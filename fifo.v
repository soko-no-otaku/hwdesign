==> flow/design.v <==
module fifo(Din, Dout, Wen, Ren, rst, ck, Fempty, Ffull);
   input [7:0]Din;
   input      Wen, Ren, rst, ck;
   output [7:0] Dout;
   output 	Fempty, Ffull;
   reg [7:0] 	FMEM[0:15];
   reg [3:0] 	Wptr, Rptr;
   reg 		Fempty_, Ffull_;
   reg [7:0] 	obuf;
   wire [3:0] 	NWptr, NRptr;
   assign Dout = obuf;
   assign NWptr = Wptr + 1;
   assign NRptr = Rptr + 1;
   wire [7:0] 	f0, f1, f2, f3, f4, f5, f6, f7, f8, f9, f10, f11, f12, f13, f14, f15;
   assign f0 = FMEM[0];
   assign f1 = FMEM[1];
   assign f2 = FMEM[2];
   assign f3 = FMEM[3];
   assign f4 = FMEM[4];
   assign f5 = FMEM[5];
   assign f6 = FMEM[6];
   assign f7 = FMEM[7];
   assign f8 = FMEM[8];
   assign f9 = FMEM[9];
   assign f10 = FMEM[10];
   assign f11 = FMEM[11];
   assign f12 = FMEM[12];
   assign f13 = FMEM[13];
   assign f14 = FMEM[14];
   assign f15 = FMEM[15];
   always @(posedge ck) begin
      if( !rst ) begin
	 Wptr <= 0;
	 Rptr <= 0;
	 Fempty_ <= 1;
	 Ffull_ <= 0;
      end else begin
	 if( Ren == 1 && Fempty_ != 1 ) begin
	    obuf <= FMEM[Rptr];
	    Rptr <= NRptr;
	    Ffull_ <= 0;
	    if( NRptr == Wptr ) Fempty_ <= 1;
	    else Fempty_ <= 0;
	 end
	 if( Wen == 1 && Ffull_ != 1 ) begin
	    FMEM[Wptr] <= Din;
	    Wptr <= Wptr + 1;
	    Fempty_ <= 0;
	    if( NWptr == Rptr ) Ffull_ <= 1;
	    else Ffull_ <= 0;	    
	 end
      end
   end  
   assign Fempty = Fempty_;
   assign Ffull = Ffull_;
endmodule
Tool chain data of fifo
The steps from the RTL of fifo to its reports follow in flow order.
Lines are those of the file above, counted from 1.
Operators: Yosys type, input widths -> output width; for muxes data width and select width s.
Library cell names are shortened.
Not given: --
Design
  design top: fifo
  clock: ck
  cell library: sky130hd
  timing corner: tt_025C_1v80

Word level
Counts by Yosys on the flattened word-level netlist (proc, flatten, opt, wreduce; memories kept). Register bits leave out memories and registers merged into their read ports (data or address). Print and check cells are left out. Cells with the same type and inputs are merged into one.
Memory sizes are those after Yosys's memory passes, which may raise the word count (mostly to a power of two), join words into wider ones and drop unused or constant bits.
Bit counts
  register bits after elaboration: 10
  word width x clocked read ports: 8
  word-level cells: 27
  input port bits: 12
  output and inout bits: 10
  memories kept: 1
  RAM bits: 128
Operators by class
  bitwise logic cells: 2
  eq/ne operators: 2
  reduce/logical cells: 4
  mux-type cells: 12
  $add $sub $neg: 2
Memory list
  FMEM: words 16, width 8, read ports 1, write ports 1, line 6  | reg [7:0] FMEM[0:15];
Operators by type and width (number)
  $mux 8: 2
  $add 4x1->4 const B: 2
  $eq 4x4->1: 2
  $mux 4: 2
  $mux 1: 8
  $logic_and 1x1->1: 2
  $not 1->1: 2
  $reduce_and 2->1: 1
  $reduce_bool 2->1: 1

Depth
Longest topological path by Yosys (ltp), each cell counted once; first at word level (registers and memories cut), then after technology mapping (sequential cells cut; the memories' decode and read muxes count).
Logic depth
  depth in word-level cells: 5
  ABC_AREA: 0
  depth in mapped cells: 5
  gate-level depth less buffers: 5

Mapped cells and area
Source: synth_stat.txt of the flow (Yosys; design flattened, memories mapped). It holds for the ABC_AREA given above (unset counts as 0); a run with the other value may have another netlist.
The area totals of this step are shown rounded.
Cells by type
  edfxtp_1: number 136, area in all 4.08E+03 µm²
  mux4_2: number 20, area in all 450.432 µm²
  mux4_1: number 12, area in all 315.302 µm²
  dfxtp_1: number 10, area in all 200.192 µm²
  a22oi_1: number 16, area in all 120.115 µm²
  xnor2_1: number 9, area in all 78.826 µm²
  nor2_1: number 19, area in all 71.318 µm²
  ha_1: number 5, area in all 62.56 µm²
  nand2_1: number 15, area in all 56.304 µm²
  xor2_1: number 4, area in all 35.034 µm²
  buf_6: number 3, area in all 33.782 µm²
  buf_2: number 5, area in all 25.024 µm²
  nand2b_1: number 4, area in all 25.024 µm²
  a21oi_1: number 4, area in all 20.019 µm²
  buf_12: number 1, area in all 20.019 µm²
  clkdlybuf4s25_2: number 2, area in all 20.019 µm²
  nand3_1: number 4, area in all 20.019 µm²
  nor3_1: number 4, area in all 20.019 µm²
Not listed: further types 15, cells in them 22.
Mapped netlist
  mapped flip-flops: 146
  buffer cells: 15
  sequential area: 0.00428 mm²
  cells in the netlist: 295
  cell area after synthesis: 0.0058 mm²

Path before layout
OpenSTA on the mapped netlist: ideal clock, no wires. The path of least setup slack (recovery checks aside). Input and output delay are each 20% of the period. Register names are those of the netlist, which keeps one name where synthesis merged equal registers.
Timing post-synthesis
  path kind: input to register
  start: in rst
  end: mem FMEM[0][0]
  required time: 2.207 ns
  stages on the path: 3
  setup time: 0.383 ns
  slack: 0.755 ns
  arrival time: 1.452 ns
  period: 2.59 ns
  path delay: 1.317 ns
  period reached after synthesis: 1.835 ns
"path delay" is the arrival time less input delay plus setup time.
"stages on the path" counts driving pins, that of a launching flip-flop among them; a cell with two outputs on the path counts twice.
"period reached after synthesis" = period - worst setup slack (recovery checks aside). The figure is calculated, with input and output delays left at 20% of the set period.
Between the ends stands the longest chain of elaborated cells between them, by number of cells; it is not shown to be the way that was timed. Of several equally long chains one is given.
A line is the first line of the expression or statement that the cell stems from. Yosys adds cells for indexed reads and writes and turns some case tables into memories.
The path ends at the enable pin of a flip-flop; only ways to that pin are counted.
On the way, post-synthesis
  cell sequence: and3b_1 -> nand2_1 -> nor3_1
  cells in the longest elaborated chain: 1
  elaborated cells between the ends (all ways): 2
  RTL lines with such cells: 1
  those cells by class: mux (2)
RTL lines, path post-synthesis
  from (decl): line 3  | input      Wen, Ren, rst, ck;
  $mux 4: line 32  | if( !rst ) begin
  to (decl): line 6  | reg [7:0] FMEM[0:15];

Worst path after layout
From the final timing report of run 1: the path of least setup slack in the routed layout; clock arrival at registers is part of the times.
Timing after layout
  path kind: register to register
  start: reg Rptr[0]
  end: reg obuf[1]
  slack: 0.19 ns
  required time: 2.21 ns
  setup time: 0.25 ns
  period: 2.04 ns
  arrival time: 2.01 ns
  stages on the path: 5
On the way, after layout
  cell sequence: dfxtp_2 -> buf_12 -> mux4_1 -> a22oi_1 -> nand2_1
RTL lines, path after layout
  from (decl): line 7  | reg [3:0] Wptr, Rptr;
  from (assign): line 34  | Rptr <= 0;
  from (assign): line 40  | Rptr <= NRptr;
  to (decl): line 9  | reg [7:0] obuf;
No chain of elaborated cells between the ends is given.

## Implementation results

Measured data: module fifo, platform sky130hd, 2 stored runs of the flow under differing settings, order arbitrary. Input and output delays are each 20% of the period that was set; the output load is 0.01 pF.
"period reached" means the clock period less the worst setup slack. The figure is calculated, with input and output delays left at 20% of the set period.
"time of the worst setup path": the worst setup path's part of the clock period (all of it between registers, 20% less for each end at a port) less its slack. A launch clock that arrives late makes it longer, a capture clock that arrives late makes it shorter.
"total design power": no workload was simulated; the value follows from the tool's default switching activity.
The results are shown rounded.

==> run 1: settings <==
{ "period_ns": 2.04, "CORE_UTILIZATION": 50, "CAP_MARGIN": 20, "CORE_MARGIN": 2, "SLEW_MARGIN": 20 }
==> run 1: results <==
total negative slack: 0.000 ns
post-route utilization: 0.605
post-synthesis cell area: 0.0058 mm²
time of the worst setup path: 1.85 ns
worst setup path kind: register to register
setup slack of the worst path: 0.194 ns
total design power: 6.90 mW
standard-cell area of the final layout: 0.00688 mm²
area of the die: 0.0125 mm²
period reached: 1.846 ns

==> run 2: settings <==
{ "period_ns": 1.25, "CORE_UTILIZATION": 50, "SETUP_SLACK_MARGIN": 0.15, "PLACE_DENSITY": 0.41, "CORE_MARGIN": 5, "GPL_ROUTABILITY_DRIVEN": 0, "CTS_CLUSTER_SIZE": 64, "SLEW_MARGIN": 30, "CAP_MARGIN": 20 }
==> run 2: results <==
time of the worst setup path: 1.78 ns
worst setup path kind: register to register
total design power: 11.5 mW
period reached: 1.779 ns
standard-cell area of the final layout: 0.00793 mm²
post-route utilization: 0.698
setup slack of the worst path: -0.529 ns
post-synthesis cell area: 0.0058 mm²
total negative slack: -27.5 ns
area of the die: 0.0138 mm²
