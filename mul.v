==> flow/design.v <==
module mul(A,B,O,ck,start,fin);
   input [7:0] A,B;
   input       ck,start;
   output [16:0] O;
   output 	 fin;
   reg [7:0] 	 INA,INB;
   reg [3:0] 	 st;
   reg 		 fin;
   reg [16:0] 	 OUT;
   always @(posedge ck) begin
      if(start == 1) begin
	 INA <= A;
	 INB <= B;
	 st <= 0;
	 fin <= 0;
	 OUT <= 0;
      end else begin
	 case(st)
	   'b0000 : OUT <= (OUT<<1) + INA*(INB[7]);
	   'b0001 : OUT <= (OUT<<1) + INA*(INB[6]);
	   'b0010 : OUT <= (OUT<<1) + INA*(INB[5]);
	   'b0011 : OUT <= (OUT<<1) + INA*(INB[4]);
	   'b0100 : OUT <= (OUT<<1) + INA*(INB[3]);
	   'b0101 : OUT <= (OUT<<1) + INA*(INB[2]);
	   'b0110 : OUT <= (OUT<<1) + INA*(INB[1]);
	   'b0111 : begin
	      OUT <= (OUT<<1) + INA*(INB[0]);
	      fin <= 1;
	   end
	   'b1000:begin
	      fin <= 0;
	   end
	 endcase  
	 st <= st + 1;
      end
   end  
   assign O = OUT;
endmodule  
# Step by step through the tools: mul

The steps from the RTL of mul to its reports follow in flow order.
Line numbers count from 1 in the design file above.
Library cell names are shortened.
A cell with n/a has no value.

Top module: mul
Clock input: ck
Cell library: sky130hd
Corner: tt_025C_1v80

# Elaborated design

Counts by Yosys on the flattened word-level netlist (proc, flatten, opt, wreduce; memories kept). Register bits leave out memories and registers merged into their read ports (data or address). Print and check cells are left out. Cells with the same type and inputs are merged into one.

Divide/modulo/power cells: 0
Shift-type cells: 0
Magnitude comparators: 0
Reduce/logical cells: 3
Multiplexer cells: 2
Equality and inequality tests: 8
$mul: 8
Add/subtract/negate cells: 9
Bitwise operators: 0

Operators by type and width:

| kind                                                             | count |
| 17-bit by 9-bit adder with 17-bit output                         | 8 |
| 17-bit parallel mux with 8-bit select                            | 1 |
| 8-bit by 1-bit multiplier with 9-bit output                      | 8 |
| 4-bit by 3-bit == test with 1-bit output (second input constant) | 4 |
| 4-bit by 2-bit == test with 1-bit output (second input constant) | 2 |
| 8-bit nonzero test                                               | 1 |
| 4-bit by 1-bit adder with 4-bit output (second input constant)   | 1 |
| 4-bit by 1-bit == test with 1-bit output (second input constant) | 1 |
| 4-bit == test (second input constant)                            | 1 |
| 4-bit zero test                                                  | 1 |
| 2-bit nonzero test                                               | 1 |
| 1-bit parallel mux with 2-bit select                             | 1 |

RAM bits: 0
Word width x clocked read ports: 0
Bits in latches: 0
Output and inout bits: 18
Memories kept: 0
Flip-flop bits (word level): 38
ROM bits: 0
Bits of input ports: 18

# Logic depth

Yosys ltp: most cells in a row. Word level: on the elaborated netlist, between registers, memories and ports. Mapped: between sequential cells and ports; inverters and the memories' decode and read muxes count.

Depth after elaboration: 3
ABC_AREA: 0
Gate-level depth with buffers: 12
Depth with buffers taken out: 12

# Mapped cells and area

Source: synth_stat.txt of the flow (Yosys; design flattened, memories mapped). It holds for the ABC_AREA given above (unset counts as 0); a run with the other value may have another netlist.

Synthesis area: 4977.3 um^2
Mapped flip-flops: 38
Cell count: 631
Sequential area: 920.9 um^2
Buffers: 18

Cell types:

| cell     | count | area in all (um^2) |
| ha_1     | 60    | 750.72 |
| edfxtp_1 | 16    | 480.461 |
| dfxtp_1  | 22    | 440.422 |
| and2_1   | 52    | 325.312 |
| o21ai_0  | 57    | 285.274 |
| a211oi_1 | 28    | 210.202 |
| nor2_1   | 55    | 206.448 |
| a21oi_1  | 36    | 180.173 |
| nand2_1  | 44    | 165.158 |
| fa_1     | 8     | 160.154 |
| xor2_1   | 16    | 140.134 |
| xnor2_1  | 13    | 113.859 |
| o21a_1   | 15    | 112.608 |
| a21o_1   | 14    | 105.101 |
| nor3_1   | 15    | 75.072 |
| inv_1    | 19    | 71.318 |
| nor2b_1  | 11    | 68.816 |
| o211ai_1 | 9     | 67.565 |

Not listed: further types 55, cells in them 141.

# Worst setup path after synthesis

OpenSTA on the mapped netlist: ideal clock, no wires. The path of least setup slack (recovery checks aside). Input and output delay are each 20% of the period. Register names are those of the netlist, which keeps one name where synthesis merged equal registers.

Path type: register to register
Start: register OUT[1]
End: register OUT[9]
Path slack: 0.472 ns
Clock period: 3.31 ns
Delay of the path: 2.838 ns
Time at the first pin: 0.000 ns
Path buffers: 0
Arrival: 2.704 ns
Library setup time: 0.134 ns
Stages: 11
Synthesis period reached: 2.838 ns

"delay of the path" is the arrival time less input delay plus setup time.
"stages" counts driving pins, that of a launching flip-flop among them; a cell with two outputs on the path counts twice.
"synthesis period reached" = period - worst setup slack (recovery checks aside). The figure is calculated, with input and output delays left at 20% of the set period.
The rows between start and end are the longest chain of elaborated cells between them; the timing report does not say that the signal goes this way. Where chains are equally long, one stands for them.
Each line given opens the expression or statement behind the cell; cells for indexed reads and writes are added by Yosys, which also makes memories of some case tables.
At most two assigning lines are given for a register; there are more.

Path through: dfxtp_1 -> inv_1 -> fa_1 -> nor2b_4 -> o31a_1 -> o311a_4 -> o32a_2 -> nand4_1 -> nor4b_1 -> and3b_1 -> nor4_1
Cells in the longest elaborated chain: 2

Ends and longest elaborated chain, post-synthesis:

| item                                     | line | source |
| from (decl)                              | 9    | `reg [16:0] OUT;` |
| from (assign)                            | 19   | `'b0000 : OUT <= (OUT<<1) + INA*(INB[7]);` |
| from (assign)                            | 20   | `'b0001 : OUT <= (OUT<<1) + INA*(INB[6]);` |
| 17-bit by 9-bit adder with 17-bit output | 27   | `OUT <= (OUT<<1) + INA*(INB[0]);` |
| 17-bit parallel mux with 8-bit select    | 18   | `case(st)` |
| to (assign)                              | 19   |  |
| to (assign)                              | 20   |  |
| to (decl)                                | 9    |  |

# Timing after layout

From the final timing report of run A: the path of least setup slack in the routed layout; clock arrival at registers is part of the times.

Path type: register to register
Start: register INA[1]
End: register OUT[9]
Arrival: 3.17 ns
Clock period: 1.87 ns
Path buffers: 1
Time at the first pin: 0.30 ns
Path slack: -1.11 ns
Stages: 14
Library setup time: 0.11 ns

The rows between start and end are the longest chain of elaborated cells between them; the timing report does not say that the signal goes this way. Where chains are equally long, one stands for them.
At most two assigning lines are given for a register; there are more.

Path through: edfxtp_1 -> buf_6 -> and2_4 -> ha_4 -> inv_4 -> fa_2 -> nor2b_4 -> o31a_1 -> o311a_4 -> o21ai_2 -> o2111ai_2 -> or3_4 -> a211oi_2 -> nor4_1
Cells in the longest elaborated chain: 3

Ends and longest elaborated chain, after layout:

| item                                        | line | source |
| from (decl)                                 | 6    | `reg [7:0] INA,INB;` |
| from (assign)                               | 12   | `INA <= A;` |
| 8-bit by 1-bit multiplier with 9-bit output | 27   | `OUT <= (OUT<<1) + INA*(INB[0]);` |
| 17-bit by 9-bit adder with 17-bit output    | 27   |  |
| 17-bit parallel mux with 8-bit select       | 18   | `case(st)` |
| to (assign)                                 | 19   | `'b0000 : OUT <= (OUT<<1) + INA*(INB[7]);` |
| to (assign)                                 | 20   | `'b0001 : OUT <= (OUT<<1) + INA*(INB[6]);` |
| to (decl)                                   | 9    | `reg [16:0] OUT;` |

==> runs of mul <==
Record of 2 stored runs of the RTL-to-layout flow on mul, platform sky130hd. The runs are unordered. Constraints: input delay and output delay 20% of the set period each, output load 0.01 pF.
"reached clock period" means the clock period less the worst setup slack. The figure is calculated, with input and output delays left at 20% of the set period.
"critical path time" = time allowed to the worst setup path (clock period - input delay - output delay, where it has them) - its slack; a late launch clock adds to it, a late capture clock takes from it.
"power": no workload was simulated; the value follows from the tool's default switching activity.

## Run A

==> flow/run.sh <==
#!/bin/bash
# the make line also repeats the synthesis and layout settings of config.mk as NAME=value (left out here)
make -C /OpenROAD-flow-scripts/flow DESIGN_CONFIG=/design/flow/config.mk WORK_HOME=/design/flow/orfs CLKGATE_MAP_FILE= finish
==> flow/config.mk <==
export PLATFORM = sky130hd
export DESIGN_NAME = mul
export DESIGN_NICKNAME = mul
export VERILOG_FILES = /design/flow/design.v
export SDC_FILE = /design/flow/constraint.sdc
export NUM_CORES = 4
export LEC_CHECK = 0
export CAP_MARGIN = 20
export CELL_PAD_IN_SITES_DETAIL_PLACEMENT = 1
export CELL_PAD_IN_SITES_GLOBAL_PLACEMENT = 3
export CORE_ASPECT_RATIO = 0.67
export CORE_MARGIN = 2
export CORE_UTILIZATION = 21
export PLACE_DENSITY = 0.5
export SLEW_MARGIN = 0
==> flow/constraint.sdc <==
create_clock -name core_clock -period 1.87 [get_ports {ck}]
set_input_delay 0.3740 -clock core_clock [delete_from_list [all_inputs] [get_ports {ck}]]
set_output_delay 0.3740 -clock core_clock [all_outputs]
set_load 0.01 [all_outputs]

| result of run A | value |
|---|---|
| mapped cell area after synthesis | 4977.3 um^2 |
| die area | 24973.3 um^2 |
| standard-cell area of the final layout | 9067.5 um^2 |
| post-route utilization | 38.6 % |
| setup slack of the worst path | -1.108 ns |
| power | 6798 µW |
| reached clock period | 2.978 ns |
| critical path time | 2.98 ns |
| type of the worst setup path | register to register |

## Run B

==> flow/run.sh <==
#!/bin/bash
# the make line also repeats the synthesis and layout settings of config.mk as NAME=value (left out here)
make -C /OpenROAD-flow-scripts/flow DESIGN_CONFIG=/design/flow/config.mk WORK_HOME=/design/flow/orfs CLKGATE_MAP_FILE= finish
==> flow/config.mk <==
export PLATFORM = sky130hd
export DESIGN_NAME = mul
export DESIGN_NICKNAME = mul
export VERILOG_FILES = /design/flow/design.v
export SDC_FILE = /design/flow/constraint.sdc
export NUM_CORES = 4
export LEC_CHECK = 0
export CAP_MARGIN = 20
export CELL_PAD_IN_SITES_GLOBAL_PLACEMENT = 0
export CORE_MARGIN = 2
export CORE_UTILIZATION = 56
export CTS_CLUSTER_DIAMETER = 69
export CTS_CLUSTER_SIZE = 53
export SLEW_MARGIN = 20
==> flow/constraint.sdc <==
create_clock -name core_clock -period 5.54 [get_ports {ck}]
set_input_delay 1.1080 -clock core_clock [delete_from_list [all_inputs] [get_ports {ck}]]
set_output_delay 1.1080 -clock core_clock [all_outputs]
set_load 0.01 [all_outputs]

| result of run B | value |
|---|---|
| mapped cell area after synthesis | 4977.3 um^2 |
| die area | 9658.0 um^2 |
| standard-cell area of the final layout | 5520.3 um^2 |
| post-route utilization | 63.6 % |
| setup slack of the worst path | 2.128 ns |
| power | 1438 µW |
| reached clock period | 3.412 ns |
| critical path time | 3.41 ns |
| type of the worst setup path | register to register |
