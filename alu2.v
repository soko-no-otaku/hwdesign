==> flow/design.v <==
module alu(A,B,O,CTR,ck);
   input [7:0] A,B;
   input [3:0] CTR;
   input       ck;
   output [7:0] O;
   reg [7:0] 	INA,INB,OUT,O;
   reg [3:0] 	C;
   always @(posedge ck) begin
      C <= CTR;
      INA <= A;
      INB <= B;
      case (C)
	'b0000 : O <= INA + INB;
	'b0001 : O <= INA - INB;
	'b1000 : O <= INA & INB;
	'b1001 : O <= INA | INB;
	'b1010 : O <= INA ^ INB;
	'b1011 : O <= ~INA;
	'b1100 : O <= INA >> 1;
	'b1101 : O <= INA << 1;
	'b1110 : O <= {INA[0],INA[7:1]};
	'b1111 : O <= {INA[6:0],INA[7]};
      endcase  
   end  
endmodule  
# --- Tool chain data of alu ---
# What the tools print for alu, step after step.
# Lines are those of the file above, counted from 1.
# Operators carry their Yosys type and port widths (W data, S select, Z words).
design:
  top: "alu"
  clk_port: "ck"
  library: "sky130hd"
  pvt_corner: "tt_025C_1v80"

# --- After elaboration ---
# Source: Yosys, flattened and elaborated, memories not mapped. Widths are those after wreduce. Registers that Yosys merges into a memory's read port (data or address) are not register bits. Print and check cells do not count. Equal cells are merged and count once.
word_totals:
  mem_bits_ro: 0
  ff_bits: 28
  ramBits: 0
  n_memories: 0
  out_inout_bits: 8
  latchBits: 0
  word_cells: 22
  clocked_rd_ports_x_width: 0
  input_bits: 21
classes:
  eq_ne: 9
  div: 0
  mul: 0
  n_logic: 4
  shift: 0
  reduce_and_logical: 2
  mux: 1
  n_cmp: 0
  n_addsub: 2
op_table:
  columns: ["operator", "count"]
  rows:
  - ["$pmux W8 S10", 1]
  - ["$eq A4 B4 Y1 const B", 8]
  - ["$reduce_bool A10 Y1", 1]
  - ["$add A8 B8 Y8", 1]
  - ["$sub A8 B8 Y8", 1]
  - ["$and A8 B8 Y8", 1]
  - ["$or A8 B8 Y8", 1]
  - ["$xor A8 B8 Y8", 1]
  - ["$not A8 Y8", 1]
  - ["$eq A4 B1 Y1 const B", 1]
  - ["$logic_not A4 Y1", 1]

# --- Longest topological paths ---
# Yosys ltp: most cells in a row. Word level: on the elaborated netlist, between registers, memories and ports. Mapped: between sequential cells and ports; inverters and the memories' decode and read muxes count.
depth:
  depth_word: 2
  abc_area: 0
  mapped_depth: 10
  ltp_nobuf: 10

# --- After synthesis ---
# Yosys stat after the flow's synthesis: flattened, memories mapped to cells. It holds for the ABC_AREA given above (unset counts as 0); a run with the other value may have another netlist.
by_type:
  columns: ["cell", "count", "area_total_um2"]
  rows:
  - ["sky130_fd_sc_hd__dfxtp_1", 20, 400.384]
  - ["sky130_fd_sc_hd__ha_1", 24, 300.288]
  - ["sky130_fd_sc_hd__edfxtp_1", 8, 240.23]
  - ["sky130_fd_sc_hd__mux4_2", 4, 90.086]
  - ["sky130_fd_sc_hd__xnor2_1", 10, 87.584]
  - ["sky130_fd_sc_hd__inv_1", 21, 78.826]
  - ["sky130_fd_sc_hd__o211ai_1", 9, 67.565]
  - ["sky130_fd_sc_hd__a21oi_1", 11, 55.053]
  - ["sky130_fd_sc_hd__mux2i_1", 4, 40.038]
  - ["sky130_fd_sc_hd__nand2_1", 10, 37.536]
  - ["sky130_fd_sc_hd__o21ai_0", 7, 35.034]
  - ["sky130_fd_sc_hd__a21o_1", 4, 30.029]
  - ["sky130_fd_sc_hd__nor4b_4", 1, 23.773]
  - ["sky130_fd_sc_hd__buf_6", 2, 22.522]
  - ["sky130_fd_sc_hd__mux2_2", 2, 22.522]
  - ["sky130_fd_sc_hd__nor2_1", 6, 22.522]
  - ["sky130_fd_sc_hd__buf_2", 4, 20.019]
  - ["sky130_fd_sc_hd__fa_1", 1, 20.019]
# Other cell types: 24; their cells: 32.
synth_totals:
  area_mm2: 0.0018355
  n_buf: 9
  sequential_area_mm2: 0.0006406
  flip_flops: 28
  mapped_cells: 180

# --- Path before layout ---
# Source: OpenSTA report_checks on the synthesized netlist (no wires, ideal clock, input and output delay 20% of the period each), path of least setup slack; recovery checks are left aside. Register names are those of the netlist, which keeps one name where synthesis merged equal registers.
synth_path:
  path_kind: "register -> register"
  from: "register C[3]"
  to: "register O[6]"
  slack_ps: 2583
  path_buffers: 1
  setup_ps: 135
  t_arrival_ps: 2352
  tclk_ps: 5070
  t_required_ps: 4935
  stages: 10
  delay_ps: 2487
  t_first_pin_ps: 0
  synth_period_reached_ps: 2487
# "delay_ps" = arrival - input delay + setup time.
# "stages": output pins that drive a net of the path, with the launching flip-flop's if there is one; two outputs of one cell count as two.
# "synth_period_reached_ps" is the clock period less the worst setup slack; recovery checks do not enter. This is arithmetic on one report: input and output delays are still those of the set period (20% each).
# Between the ends stands the longest chain of elaborated cells between them, by number of cells; it is not shown to be the way that was timed. Of several equally long chains one is given.
# Each line given opens the expression or statement behind the cell; cells for indexed reads and writes are added by Yosys, which also makes memories of some case tables.
# A register here has more assigning lines than the two given.
# Ways into the end's enable are left out, as the timed path ends at the data pin.
synth_via:
  path_cell_list: "sky130_fd_sc_hd__dfxtp_1 -> sky130_fd_sc_hd__buf_6 -> sky130_fd_sc_hd__nor4b_4 -> sky130_fd_sc_hd__mux2i_1 -> sky130_fd_sc_hd__fa_1 -> sky130_fd_sc_hd__a21o_1 -> sky130_fd_sc_hd__a21o_1 -> sky130_fd_sc_hd__a21oi_1 -> sky130_fd_sc_hd__mux2_2 -> sky130_fd_sc_hd__nand3_1"
  elab_chain_cells: 2
  cells_between: 11
  lines_between: 1
  classes_between: "eq/ne: 9; mux: 1; reduce/logical: 1"
synth_lines:
  columns: ["item", "line_no", "text"]
  rows:
  - ["start, declared", 7, "reg [3:0] C;"]
  - ["start, assigned", 9, "C <= CTR;"]
  - ["$eq A4 B4 Y1", 12, "case (C)"]
  - ["$pmux W8 S10", 12, null]
  - ["end, assigned", 13, "'b0000 : O <= INA + INB;"]
  - ["end, assigned", 14, "'b0001 : O <= INA - INB;"]
  - ["end, declared", 5, "output [7:0] O;"]

# --- Timing after layout ---
# From the final timing report of job 1: the path of least setup slack in the routed layout; clock arrival at registers is part of the times.
# The report prints the path's times to 10 ps; the period is as set.
layout_path:
  path_kind: "register -> register"
  from: "register C[2]"
  to: "register O[7]"
  t_arrival_ps: 2560
  path_buffers: 1
  slack_ps: 910
  t_first_pin_ps: 290
  setup_ps: 240
  t_required_ps: 3470
  tclk_ps: 3420
  stages: 11
# Between the ends stands the longest chain of elaborated cells between them, by number of cells; it is not shown to be the way that was timed. Of several equally long chains one is given.
# A register here has more assigning lines than the two given.
# Ways into the end's enable are left out, as the timed path ends at the data pin.
layout_via:
  path_cell_list: "sky130_fd_sc_hd__dfxtp_4 -> sky130_fd_sc_hd__nor4b_4 -> sky130_fd_sc_hd__buf_4 -> sky130_fd_sc_hd__a31oi_1 -> sky130_fd_sc_hd__xnor2_1 -> sky130_fd_sc_hd__ha_1 -> sky130_fd_sc_hd__a21o_1 -> sky130_fd_sc_hd__a31o_2 -> sky130_fd_sc_hd__a21oi_1 -> sky130_fd_sc_hd__xnor2_1 -> sky130_fd_sc_hd__mux2i_1"
  elab_chain_cells: 2
  cells_between: 11
  lines_between: 1
  classes_between: "eq/ne: 9; mux: 1; reduce/logical: 1"
layout_lines:
  columns: ["item", "line_no", "text"]
  rows:
  - ["start, declared", 7, "reg [3:0] C;"]
  - ["start, assigned", 9, "C <= CTR;"]
  - ["$eq A4 B4 Y1", 12, "case (C)"]
  - ["$pmux W8 S10", 12, null]
  - ["end, assigned", 13, "'b0000 : O <= INA + INB;"]
  - ["end, assigned", 14, "'b0001 : O <= INA - INB;"]
  - ["end, declared", 5, "output [7:0] O;"]

## Implementation results

Settings and measured results of 2 stored flow runs for module alu (sky130hd), not sorted in any way. The constraints put input and output delay at 20% of the set period each and load the outputs with 0.01 pF.
"achievedPeriod_ps" is the run's clock period less its worst setup slack. It is reckoned from that one timing run; input and output delays stay at 20% of the period that was set.
By "worst_path_ps" is meant the share of the clock period that the worst setup path is allowed (20% is reserved at inputs, 20% at outputs), minus its slack. Clock arrival times at its registers enter into it.
"power_uw" is the tool's figure for a default switching activity; nothing was simulated.
"worst_path_ps" is given in steps of 10 ps.

--- job 1 ---
==> flow/run.sh <==
#!/bin/bash
# the make line also repeats the synthesis and layout settings of config.mk as NAME=value (left out here)
make -C /OpenROAD-flow-scripts/flow DESIGN_CONFIG=/design/flow/config.mk WORK_HOME=/design/flow/orfs CLKGATE_MAP_FILE= finish
==> flow/config.mk <==
export PLATFORM = sky130hd
export DESIGN_NAME = alu
export DESIGN_NICKNAME = alu
export VERILOG_FILES = /design/flow/design.v
export SDC_FILE = /design/flow/constraint.sdc
export NUM_CORES = 4
export LEC_CHECK = 0
export CAP_MARGIN = 20
export CELL_PAD_IN_SITES_GLOBAL_PLACEMENT = 2
export CORE_ASPECT_RATIO = 0.93
export CORE_MARGIN = 10
export CORE_UTILIZATION = 30
export CTS_CLUSTER_DIAMETER = 82
export CTS_CLUSTER_SIZE = 81
export GPL_ROUTABILITY_DRIVEN = 0
export MIN_ROUTING_LAYER = met2
export PLACE_DENSITY_LB_ADDON = 0.27
export SETUP_SLACK_MARGIN = 0.7
export SLEW_MARGIN = 0
==> flow/constraint.sdc <==
create_clock -name core_clock -period 3.42 [get_ports {ck}]
set_input_delay 0.6840 -clock core_clock [delete_from_list [all_inputs] [get_ports {ck}]]
set_output_delay 0.6840 -clock core_clock [all_outputs]
set_load 0.01 [all_outputs]

==> results, as YAML <==
results:
  worst_path_ps: 2510
  critical_path_type: "register -> register"
  achievedPeriod_ps: 2510
  synthArea_mm2: 0.0018355
  power_uw: 890.9
  tns_ps: 0
  utilization_pct: 38.0
  final_cell_area_mm2: 0.0022609
  holdWs_ps: 806
  timing.setup.ws_ps: 910
  design_die_area_mm2: 0.0096489

--- job 2 ---
==> flow/run.sh <==
#!/bin/bash
# the make line also repeats the synthesis and layout settings of config.mk as NAME=value (left out here)
make -C /OpenROAD-flow-scripts/flow DESIGN_CONFIG=/design/flow/config.mk WORK_HOME=/design/flow/orfs CLKGATE_MAP_FILE= finish
==> flow/config.mk <==
export PLATFORM = sky130hd
export DESIGN_NAME = alu
export DESIGN_NICKNAME = alu
export VERILOG_FILES = /design/flow/design.v
export SDC_FILE = /design/flow/constraint.sdc
export NUM_CORES = 4
export LEC_CHECK = 0
export CAP_MARGIN = 20
export CELL_PAD_IN_SITES_DETAIL_PLACEMENT = 1
export CORE_MARGIN = 2
export CORE_UTILIZATION = 16
export HOLD_SLACK_MARGIN = 0.26
export SETUP_SLACK_MARGIN = 0.53
export SLEW_MARGIN = 20
==> flow/constraint.sdc <==
create_clock -name core_clock -period 3.47 [get_ports {ck}]
set_input_delay 0.6940 -clock core_clock [delete_from_list [all_inputs] [get_ports {ck}]]
set_output_delay 0.6940 -clock core_clock [all_outputs]
set_load 0.01 [all_outputs]

==> results, as YAML <==
results:
  timing.setup.ws_ps: 749
  design_die_area_mm2: 0.0123443
  power_uw: 907.7
  tns_ps: 0
  achievedPeriod_ps: 2721
  worst_path_ps: 2720
  critical_path_type: "register -> register"
  utilization_pct: 20.8
  holdWs_ps: 802
  synthArea_mm2: 0.0018355
  final_cell_area_mm2: 0.002351
